==> flow/design.v <==
`timescale 1ns / 1ps
module fifo_buf(clk, reset, wr_en, rd_en, w_data, r_data, full, empty, not_empty);
	parameter W = 8;
	parameter D = 8;
	input clk, reset;
	input wr_en, rd_en;
	input [W-1:0] w_data;
	output reg [W-1:0] r_data;
	output full, empty, not_empty;
	reg [W-1:0] mem [D-1:0];
	reg [$clog2(D):0] rd_ptr, wr_ptr; 		 
	integer i;
	always @(posedge clk, negedge reset)
		begin
			if(!reset)
				begin
					r_data <= 0;
				end
			else if(rd_en && (!empty)) 
				begin
					r_data <= mem[rd_ptr];
				end
		end
	always @(posedge clk, negedge reset)
		begin
			if(!reset)
				begin
					for(i=0; i<8; i=i+1)
						mem[i] <= 0;
				end
			else if(wr_en && (!full)) 
				begin
					mem[wr_ptr] <= w_data;
				end
		end
	always @(posedge clk, negedge reset)
		begin
			if(!reset)
				begin
					rd_ptr <= 0;
					wr_ptr <= 0;
				end
			else
				begin
					if(rd_en && (!empty))
						rd_ptr <= rd_ptr + 1;
					if(wr_en && (!full))
						wr_ptr <= wr_ptr + 1;
				end
		end
	assign full  = ((wr_ptr[$clog2(D)] != rd_ptr[$clog2(D)]) &&(wr_ptr[$clog2(D)-1:0] == rd_ptr[$clog2(D)-1:0]))? 1'b1 : 1'b0;
	assign empty = (wr_ptr == rd_ptr)? 1'b1 : 1'b0;
	assign not_empty = ~empty;
endmodule
`timescale 1ns / 1ps
module mod_m_counter (clk, reset, max_tick, q);
	parameter N = 8, 
		  M = 163;	 
	input clk, reset;
	output [N-1:0] q;
	output max_tick;
	reg [N-1:0] q;
	always @(posedge clk)
		begin
			if(!reset)
				q <= {N{1'b0}};
			else
				q <= q + 1;
		end
	assign max_tick = (q == M)? 1'b1 : 1'b0; 
endmodule
`timescale 1ns / 1ps
module uart_rcvr(clk, reset, s_tick, rx, rd_uart, r_data, rx_empty, rx_full);
	parameter W = 8;
	input clk, reset;
	input s_tick, rd_uart;
	input rx;
	output [W-1:0] r_data;
	output rx_empty, rx_full;
	wire [W-1:0]rx_dout;
	wire rx_done_tick;
	uart_rx UART_RX (	.clk(clk), 
						.reset(reset), 
						.rx(rx), 
						.s_tick(s_tick), 
						.rx_done_tick(rx_done_tick), 
						.dout(rx_dout)
					);
	fifo_buf FIFO_RX (	.clk(clk), 
						.reset(reset), 
						.wr_en(rx_done_tick), 
						.rd_en(rd_uart), 
						.w_data(rx_dout), 
						.r_data(r_data), 
						.full(rx_full), 
						.empty(rx_empty),
						.not_empty()
					 );
endmodule
`timescale 1ns / 1ps
module uart_rx(clk, reset, rx, s_tick, rx_done_tick, dout);
	parameter DBIT = 8,
			  SB_TICK = 16;
	input clk, reset;
	input rx, s_tick;
	output reg rx_done_tick;
	output [7:0] dout;
	parameter [1:0] IDLE  = 2'b00,
					START = 2'b01,
					DATA  = 2'b10,
					STOP  = 2'b11;	
	reg [1:0] cur_state, next_state;
	reg [7:0] b_reg, b_next;
	reg [2:0] n_reg, n_next;
	reg [3:0] s_reg, s_next;
	always @(posedge clk, negedge reset)
		begin
			if(!reset)
				begin
					cur_state <= IDLE;
					b_reg	<= 0;
					n_reg	<= 0;
					s_reg 	<= 0;
				end
			else
				begin
					cur_state <= next_state;
					b_reg <= b_next;
					n_reg <= n_next;
					s_reg <= s_next;
				end
		end
	always @(*)
		begin
			next_state = cur_state;
			rx_done_tick = 1'b0;
			s_next = s_reg;
			n_next = n_reg;
			b_next = b_reg;
			case(cur_state)
				IDLE	: begin 
							if(rx == 1'b0)
								begin
									next_state = START;
									s_next = 0;
								end
						  end
				START	: begin
							if(s_tick) 
								if(s_reg == 7)
									begin
										next_state = DATA;
										s_next = 0;
										n_next = 0;
									end
								else
									s_next = s_reg + 1;
						 end
				DATA	: begin
							if(s_tick)
								if(s_reg == 15)
									begin
										s_next = 0;
										b_next = {rx, b_reg[7:1]};
										if(n_reg == (DBIT-1))
											next_state = STOP;
										else
											n_next = n_reg + 1;
									end
								else
									s_next = s_reg + 1;
						 end
				STOP	: begin
							if(s_tick)
								if(s_reg == (SB_TICK-1))
									begin
										next_state = IDLE;
										rx_done_tick = 1'b1;
									end
								else
									s_next = s_reg + 1;
						  end
			endcase
		end
	assign dout = b_reg;
endmodule
`timescale 1ns / 1ps
module uart_top(clk, reset, rd_uart, wr_uart, rx, tx, w_data, r_data, tx_fifo_full, rx_fifo_empty, rx_fifo_full);
	parameter W = 8;
	input clk, reset;
	input rd_uart, wr_uart, rx;
	input [W-1:0] w_data;
	output [W-1:0] r_data;
	output tx_fifo_full, rx_fifo_empty, rx_fifo_full, tx;
	wire tick;
	mod_m_counter BAUD_GEN	(	.clk(clk), 
					.reset(reset), 
					.max_tick(tick), 
					.q()
				);
	uart_rcvr UART_RCVR	(	.clk(clk), 
					.reset(reset), 
					.s_tick(tick), 
					.rx(rx), 
					.rd_uart(rd_uart), 
					.r_data(r_data), 
					.rx_empty(rx_fifo_empty), 
					.rx_full(rx_fifo_full)
				);
	uart_txmt UART_TXMT	(	.clk(clk), 
					.reset(reset), 
					.s_tick(tick), 
					.w_data(w_data), 
					.wr_uart(wr_uart), 
					.tx(tx), 
					.tx_full(tx_fifo_full)
				);
endmodule
`timescale 1ns / 1ps
module uart_tx(clk, reset, tx_start, s_tick, din, tx_done_tick, tx);
	parameter DBIT = 8,			 
				 SB_TICK = 16;		 
	input clk, reset;
	input tx_start, s_tick;
	input [7:0] din;
	output tx;
	output reg tx_done_tick;
	parameter [1:0] IDLE  = 2'b00,
					START = 2'b01,
					DATA  = 2'b10,
					STOP  = 2'b11;
	reg [1:0] cur_state, next_state;
	reg [7:0] b_reg, b_next;
	reg [2:0] n_reg, n_next;
	reg [3:0] s_reg, s_next;
	reg tx_reg, tx_next;
	always @(posedge clk, negedge reset)
		begin
			if(!reset)
				begin
					cur_state <= IDLE;
					b_reg	<= 0;
					n_reg	<= 0;
					s_reg 	<= 0;
					tx_reg  <= 1'b1;
				end
			else
				begin
					cur_state <= next_state;
					b_reg <= b_next;
					n_reg <= n_next;
					s_reg <= s_next;
					tx_reg <= tx_next;
				end
		end
	always @(*)
		begin
			next_state = cur_state;
			tx_done_tick = 1'b0;
			s_next = s_reg;
			n_next = n_reg;
			b_next = b_reg;
			tx_next = tx_reg;
			case(cur_state)
				IDLE	: begin 
							if(tx_start)
								begin
									next_state = START;
									s_next = 0;
									b_next = din;
								end
						  end
				START	: begin
							tx_next = 1'b0; 
							if(s_tick)
								if(s_reg == 15)
									begin
										next_state = DATA;
										s_next = 0;
										n_next = 0;
									end
							else
								s_next = s_reg + 1;
						 end
				DATA	: begin
							tx_next = b_reg[0];
							if(s_tick)
								if(s_reg == 15)
									begin
										s_next = 0;
										b_next = b_reg >> 1;
										if(n_reg == (DBIT-1))
											next_state = STOP;
										else
											n_next = n_reg + 1;
									end
								else
									s_next = s_reg + 1;
						 end
				STOP	: begin
							tx_next = 1'b1; 
							if(s_tick)
								if(s_reg == (SB_TICK-1))
									begin
										next_state = IDLE;
										tx_done_tick = 1'b1;
									end
								else
									s_next = s_reg + 1;
						  end
			endcase
		end	
	assign tx = tx_reg;
endmodule
`timescale 1ns / 1ps
module uart_txmt(clk, reset, s_tick, w_data, wr_uart, tx, tx_full);
	parameter W = 8;
	input clk, reset;
	input s_tick, wr_uart;
	input [W-1:0] w_data;
	output tx, tx_full;
	wire [W-1:0]tx_din;
	wire tx_done_tick, tx_empty;
	wire tx_fifo_not_empty;  
	fifo_buf FIFO_TX ( .clk(clk), 
						.reset(reset), 
						.wr_en(wr_uart), 
						.rd_en(tx_done_tick), 
						.w_data(w_data), 
						.r_data(tx_din), 
						.full(tx_full), 
						.empty(),
						.not_empty(tx_fifo_not_empty)
					);
	uart_tx UART_TX ( 	.clk(clk), 
						.reset(reset), 
						.tx_start(tx_fifo_not_empty), 
						.s_tick(s_tick), 
						.din(tx_din), 
						.tx_done_tick(tx_done_tick), 
						.tx(tx)
					);
endmodule
# [Step by step through the tools: uart_top]
# The steps from the RTL of uart_top to its reports follow in flow order.
# Lines are those of the file above, counted from 1.
# Operators carry their Yosys type and port widths (W data, S select, Z words).
# Cell names lack the library's common part.
# A cell with n/a has no value.
[inputs] top="uart_top" clk_port="clk" lib="sky130hd" pvt_corner="tt_025C_1v80"

# [Word-level counts]
# Counts by Yosys on the flattened word-level netlist (proc, flatten, opt, wreduce). Print and check cells are left out. Cells with the same type and inputs are merged into one.
[word_totals] reg_bits=203 in_bits=13 word_cells=224
[classes] add_sub_neg=9 eq_ne=67 mux=65 n_logic=4 reduce_and_logical=47
[ops] op="$pmux W8 S8" n=2
[ops] op="$eq A3 B3 Y1 const B" n=18
[ops] op="$mux W4" n=12
[ops] op="$mux W8" n=6
[ops] op="$ne A2 B2 Y1 const B" n=20
[ops] op="$reduce_and A2 Y1" n=16
[ops] op="$mux W2" n=16
[ops] op="$mux W3" n=10
[ops] op="$eq A3 B2 Y1 const B" n=8
[ops] op="$add A4 B1 Y4 const B" n=6
[ops] op="$reduce_and A8 Y1" n=2
[ops] op="$pmux W8 S2" n=1
[ops] op="$pmux W4 S4" n=1
[ops] op="$pmux W2 S4" n=2
[ops] op="$eq A3 B1 Y1 const B" n=4
[ops] op="$logic_not A3 Y1" n=4
[ops] op="$reduce_and A6 Y1" n=2
[ops] op="$pmux W4 S3" n=1
[ops] op="$pmux W3 S2" n=2
[ops] op="$reduce_or A3 Y1" n=3
[ops] op="$mux W1" n=9
[ops] op="$eq A2 B2 Y1 const B" n=4
[ops] op="$reduce_or A2 Y1" n=4
[ops] op="$eq A4 B4 Y1" n=2
[ops] op="$eq A4 B4 Y1 const B" n=2
[ops] op="$reduce_and A4 Y1" n=2
[ops] op="$add A8 B1 Y8 const B" n=1
[ops] op="$eq A8 B8 Y1 const B" n=1
# Other operator kinds: 14; their cells: 31.

# [Logic depth]
# Depth = most cells in a row (Yosys ltp): at word level without a register or memory, in the mapped netlist without a sequential cell, where the memories' decode and read muxes count.
[depth] word_depth=6 ABC_AREA=0 depth_mapped=8

# [Netlist]
# The flow's flattened synthesis, as Yosys stat reports it; memories are mapped. The netlist is that of the ABC_AREA named above (0 if unset); the other value can give another one.
# The area totals of this step are shown rounded.
[mapped] cells=778 synth_area_mm2=0.009726 seq_area_mm2=0.005144 flip_flops=207
[by_type] cell_type="dfrtp_1" n=196 area_total_um2=4.9E+03
[by_type] cell_type="mux2_2" n=151 area_total_um2=1.7E+03
[by_type] cell_type="ha_1" n=31 area_total_um2=387.872
[by_type] cell_type="o21ai_0" n=36 area_total_um2=180.173
[by_type] cell_type="dfxtp_1" n=8 area_total_um2=160.154
[by_type] cell_type="a222oi_1" n=15 area_total_um2=150.144
[by_type] cell_type="xnor2_1" n=15 area_total_um2=131.376
[by_type] cell_type="clkbuf_1" n=30 area_total_um2=112.608
[by_type] cell_type="a221o_1" n=11 area_total_um2=110.106
[by_type] cell_type="nand2_1" n=29 area_total_um2=108.854
[by_type] cell_type="mux2_4" n=7 area_total_um2=105.101
[by_type] cell_type="a221oi_1" n=11 area_total_um2=96.342
[by_type] cell_type="a21oi_1" n=19 area_total_um2=95.091
[by_type] cell_type="and3_1" n=15 area_total_um2=93.84
[by_type] cell_type="inv_1" n=25 area_total_um2=93.84
[by_type] cell_type="o22ai_1" n=13 area_total_um2=81.328
[by_type] cell_type="nand3_1" n=16 area_total_um2=80.077
[by_type] cell_type="dfstp_2" n=3 area_total_um2=78.826
# Other cell types: 47; their cells: 147.
# By module: a second synthesis without flattening, with its own total; a netlist apart from the flattened one above.
[unflattened] hier_cells=789 hier_area_mm2=0.01038
# Each row is one instance without its submodules.
[modules] mod="fifo_buf" instances=2 n_cells=284 area_mm2=0.003998 mod_seq_area_mm2=0.002002
[modules] mod="uart_tx" instances=1 n_cells=100 area_mm2=0.001061 mod_seq_area_mm2=0.000503
[modules] mod="uart_rx" instances=1 n_cells=86 area_mm2=0.0009659 mod_seq_area_mm2=0.0004767
[modules] mod="mod_m_counter" instances=1 n_cells=35 area_mm2=0.0003566 mod_seq_area_mm2=0.0001602
[modules] mod="uart_rcvr" instances=1 n_cells=0 area_mm2=0 mod_seq_area_mm2=0
[modules] mod="uart_top" instances=1 n_cells=0 area_mm2=0 mod_seq_area_mm2=0
[modules] mod="uart_txmt" instances=1 n_cells=0 area_mm2=0 mod_seq_area_mm2=0

# [Worst setup path after synthesis]
# Source: OpenSTA report_checks on the synthesized netlist (no wires, ideal clock, input and output delay 20% of the period each), path of least setup slack; recovery checks are left aside. Register names are those of the netlist, which keeps one name where synthesis merged equal registers.
[synth_path] kind="register to register" start="register BAUD_GEN.q[0]" end="register UART_TXMT.UART_TX.b_reg[0]" clock_period_ps=3290 setup_ps=125 t_first_pin_ps=0 arrival_time_ps=2351 t_required_ps=3165 setup_slack_ps=814 delay_ps=2476 driving_pins=8 n_path_buf=2 synth_period_reached_ps=2476
# "delay_ps" = arrival - input delay + setup time.
# "driving_pins" counts driving pins, that of a launching flip-flop among them; a cell with two outputs on the path counts twice.
# "synth_period_reached_ps" = period - worst setup slack (recovery checks aside). The figure is calculated, with input and output delays left at 20% of the set period.
# Between the ends stands the longest chain of elaborated cells between them, by number of cells; it is not shown to be the way that was timed. Of several equally long chains one is given.
# Each line given opens the expression or statement behind the cell; cells for indexed reads and writes are added by Yosys, which also makes memories of some case tables.
[synth_via] path_cell_list="dfxtp_1 > ha_1 > or3b_1 > buf_6 > or3_4 > buf_6 > a221oi_4 > mux2_4" elab_chain_len=4 cells_between=6 cone_lines=3
[synth_lines] element="start: declaration" line=60 source="output [N-1:0] q;"
[synth_lines] element="start: assignment" line=66 source="q <= {N{1'b0}};"
[synth_lines] element="start: assignment" line=68 source="q <= q + 1;"
[synth_lines] element="$eq A8 B8 Y1" line=70 source="assign max_tick = (q == M)? 1'b1 : 1'b0;"
[synth_lines] element="$mux W1" line=70
[synth_lines] element="$mux W8" line=287 source="if(s_tick)"
[synth_lines] element="$pmux W8 S2" line=264 source="case(cur_state)"
[synth_lines] element="end: assignment" line=242 source="b_reg <= 0;"
[synth_lines] element="end: assignment" line=250 source="b_reg <= b_next;"
[synth_lines] element="end: declaration" line=233 source="reg [7:0] b_reg, b_next;"

# [Worst path after layout]
# Path of least setup slack in the final report of stored run 1 (OpenROAD, finished layout, wires in). Where an end is a register, its clock arrival counts in the times.
# The report prints the path's times to 10 ps; the period is as set.
[layout_path] kind="register to output" start="register UART_TXMT.FIFO_TX.rd_ptr[0]" end="output port tx_fifo_full" clock_period_ps=3020 t_first_pin_ps=470 arrival_time_ps=1820 t_required_ps=2420 setup_slack_ps=600 driving_pins=4 n_path_buf=1
# Between the ends stands the longest chain of elaborated cells between them, by number of cells; it is not shown to be the way that was timed. Of several equally long chains one is given.
[layout_via] path_cell_list="dfrtp_2 > xor2_1 > nor4_2 > dlygate4sd2_1" elab_chain_len=3 cells_between=3 cone_lines=1
[layout_lines] element="start: declaration" line=11 source="reg [$clog2(D):0] rd_ptr, wr_ptr;"
[layout_lines] element="start: assignment" line=40 source="rd_ptr <= 0;"
[layout_lines] element="start: assignment" line=46 source="rd_ptr <= rd_ptr + 1;"
[layout_lines] element="$eq A3 B3 Y1" line=51 source="assign full = ((wr_ptr[$clog2(D)] != rd_ptr[$clog2(D)]) &&(wr_ptr[$clog2(D)-1:0] == rd_ptr[$clog2(D)-1:0]))? 1 ..."
[layout_lines] element="$logic_and A1 B1 Y1" line=51
[layout_lines] element="$mux W1" line=51
[layout_lines] element="end: declaration" line=194 source="output tx_fifo_full, rx_fifo_empty, rx_fifo_full, tx;"

Memo
Re: implementation data of uart_top

Below are 2 stored runs of the flow (Yosys, OpenROAD; platform sky130hd) on uart_top, each with its settings and what was measured, unordered. Constraints: input delay and output delay 20% of the set period each, output load 0.01 pF.
"period_less_ws_ps" = clock period - worst setup slack. The figure is calculated, with input and output delays left at 20% of the set period.
"critical_path_time_ps" is the time allowed to the run's worst setup path (the clock period less input and output delay, where it has them) less its slack. Clock arrival times count: a late capture clock shortens it, a late launch clock lengthens it.
By "final_power_mw" is meant OpenSTA's value without simulated activity: inputs other than the clock are taken to toggle once in ten clock periods, and the tool carries that through the logic.
"critical_path_time_ps" is known to 10 ps.
Results are given in rounded form.

[flow] stored run 1: files
==> flow/run.sh <==
#!/bin/bash
# the make line also repeats the synthesis and layout settings of config.mk as NAME=value (left out here)
make -C /OpenROAD-flow-scripts/flow DESIGN_CONFIG=/design/flow/config.mk WORK_HOME=/design/flow/orfs CLKGATE_MAP_FILE= finish
==> flow/config.mk <==
export PLATFORM = sky130hd
export DESIGN_NAME = uart_top
export DESIGN_NICKNAME = uart_top
export VERILOG_FILES = /design/flow/design.v
export SDC_FILE = /design/flow/constraint.sdc
export NUM_CORES = 4
export LEC_CHECK = 0
export CAP_MARGIN = 15
export CORE_ASPECT_RATIO = 0.81
export CORE_MARGIN = 8
export CORE_UTILIZATION = 17
export CTS_CLUSTER_DIAMETER = 396
export CTS_CLUSTER_SIZE = 26
export GPL_ROUTABILITY_DRIVEN = 0
export MIN_ROUTING_LAYER = met1
export PLACE_DENSITY_LB_ADDON = 0.11
export SETUP_SLACK_MARGIN = 0.63
export SLEW_MARGIN = 20
export TNS_END_PERCENT = 90
==> flow/constraint.sdc <==
create_clock -name core_clock -period 3.02 [get_ports {clk}]
set_input_delay 0.6040 -clock core_clock [delete_from_list [all_inputs] [get_ports {clk}]]
set_output_delay 0.6040 -clock core_clock [all_outputs]
set_load 0.01 [all_outputs]

[flow] stored run 1: metrics
[metrics] synth_chip_area_mm2 = 0.009726
[metrics] design_die_area_mm2 = 0.06516
[metrics] final_stdcell_area_mm2 = 0.01138
[metrics] fin_util_pct = 19.9
[metrics] worst_setup_slack_ps = 596
[metrics] total_negative_slack_ps = 0
[metrics] final_power_mw = 7.288
[metrics] period_less_ws_ps = 2424
[metrics] critical_path_time_ps = 1820
[metrics] worstPathKind = register to output

[flow] stored run 2: files
==> flow/run.sh <==
#!/bin/bash
# the make line also repeats the synthesis and layout settings of config.mk as NAME=value (left out here)
make -C /OpenROAD-flow-scripts/flow DESIGN_CONFIG=/design/flow/config.mk WORK_HOME=/design/flow/orfs CLKGATE_MAP_FILE= finish
==> flow/config.mk <==
export PLATFORM = sky130hd
export DESIGN_NAME = uart_top
export DESIGN_NICKNAME = uart_top
export VERILOG_FILES = /design/flow/design.v
export SDC_FILE = /design/flow/constraint.sdc
export NUM_CORES = 4
export LEC_CHECK = 0
export ABC_AREA = 1
export CAP_MARGIN = 20
export CELL_PAD_IN_SITES_DETAIL_PLACEMENT = 0
export CORE_MARGIN = 2
export CORE_UTILIZATION = 17
export CTS_CLUSTER_DIAMETER = 117
export CTS_CLUSTER_SIZE = 75
export PLACE_DENSITY = 0.42
export SETUP_SLACK_MARGIN = 0.21
export SLEW_MARGIN = 35
==> flow/constraint.sdc <==
create_clock -name core_clock -period 1.79 [get_ports {clk}]
set_input_delay 0.3580 -clock core_clock [delete_from_list [all_inputs] [get_ports {clk}]]
set_output_delay 0.3580 -clock core_clock [all_outputs]
set_load 0.01 [all_outputs]

[flow] stored run 2: metrics
[metrics] synth_chip_area_mm2 = 0.01068
[metrics] design_die_area_mm2 = 0.06486
[metrics] final_stdcell_area_mm2 = 0.01497
[metrics] fin_util_pct = 24.2
[metrics] worst_setup_slack_ps = -109
[metrics] total_negative_slack_ps = -306
[metrics] final_power_mw = 13.56
[metrics] period_less_ws_ps = 1899
[metrics] critical_path_time_ps = 1540
[metrics] worstPathKind = register to output
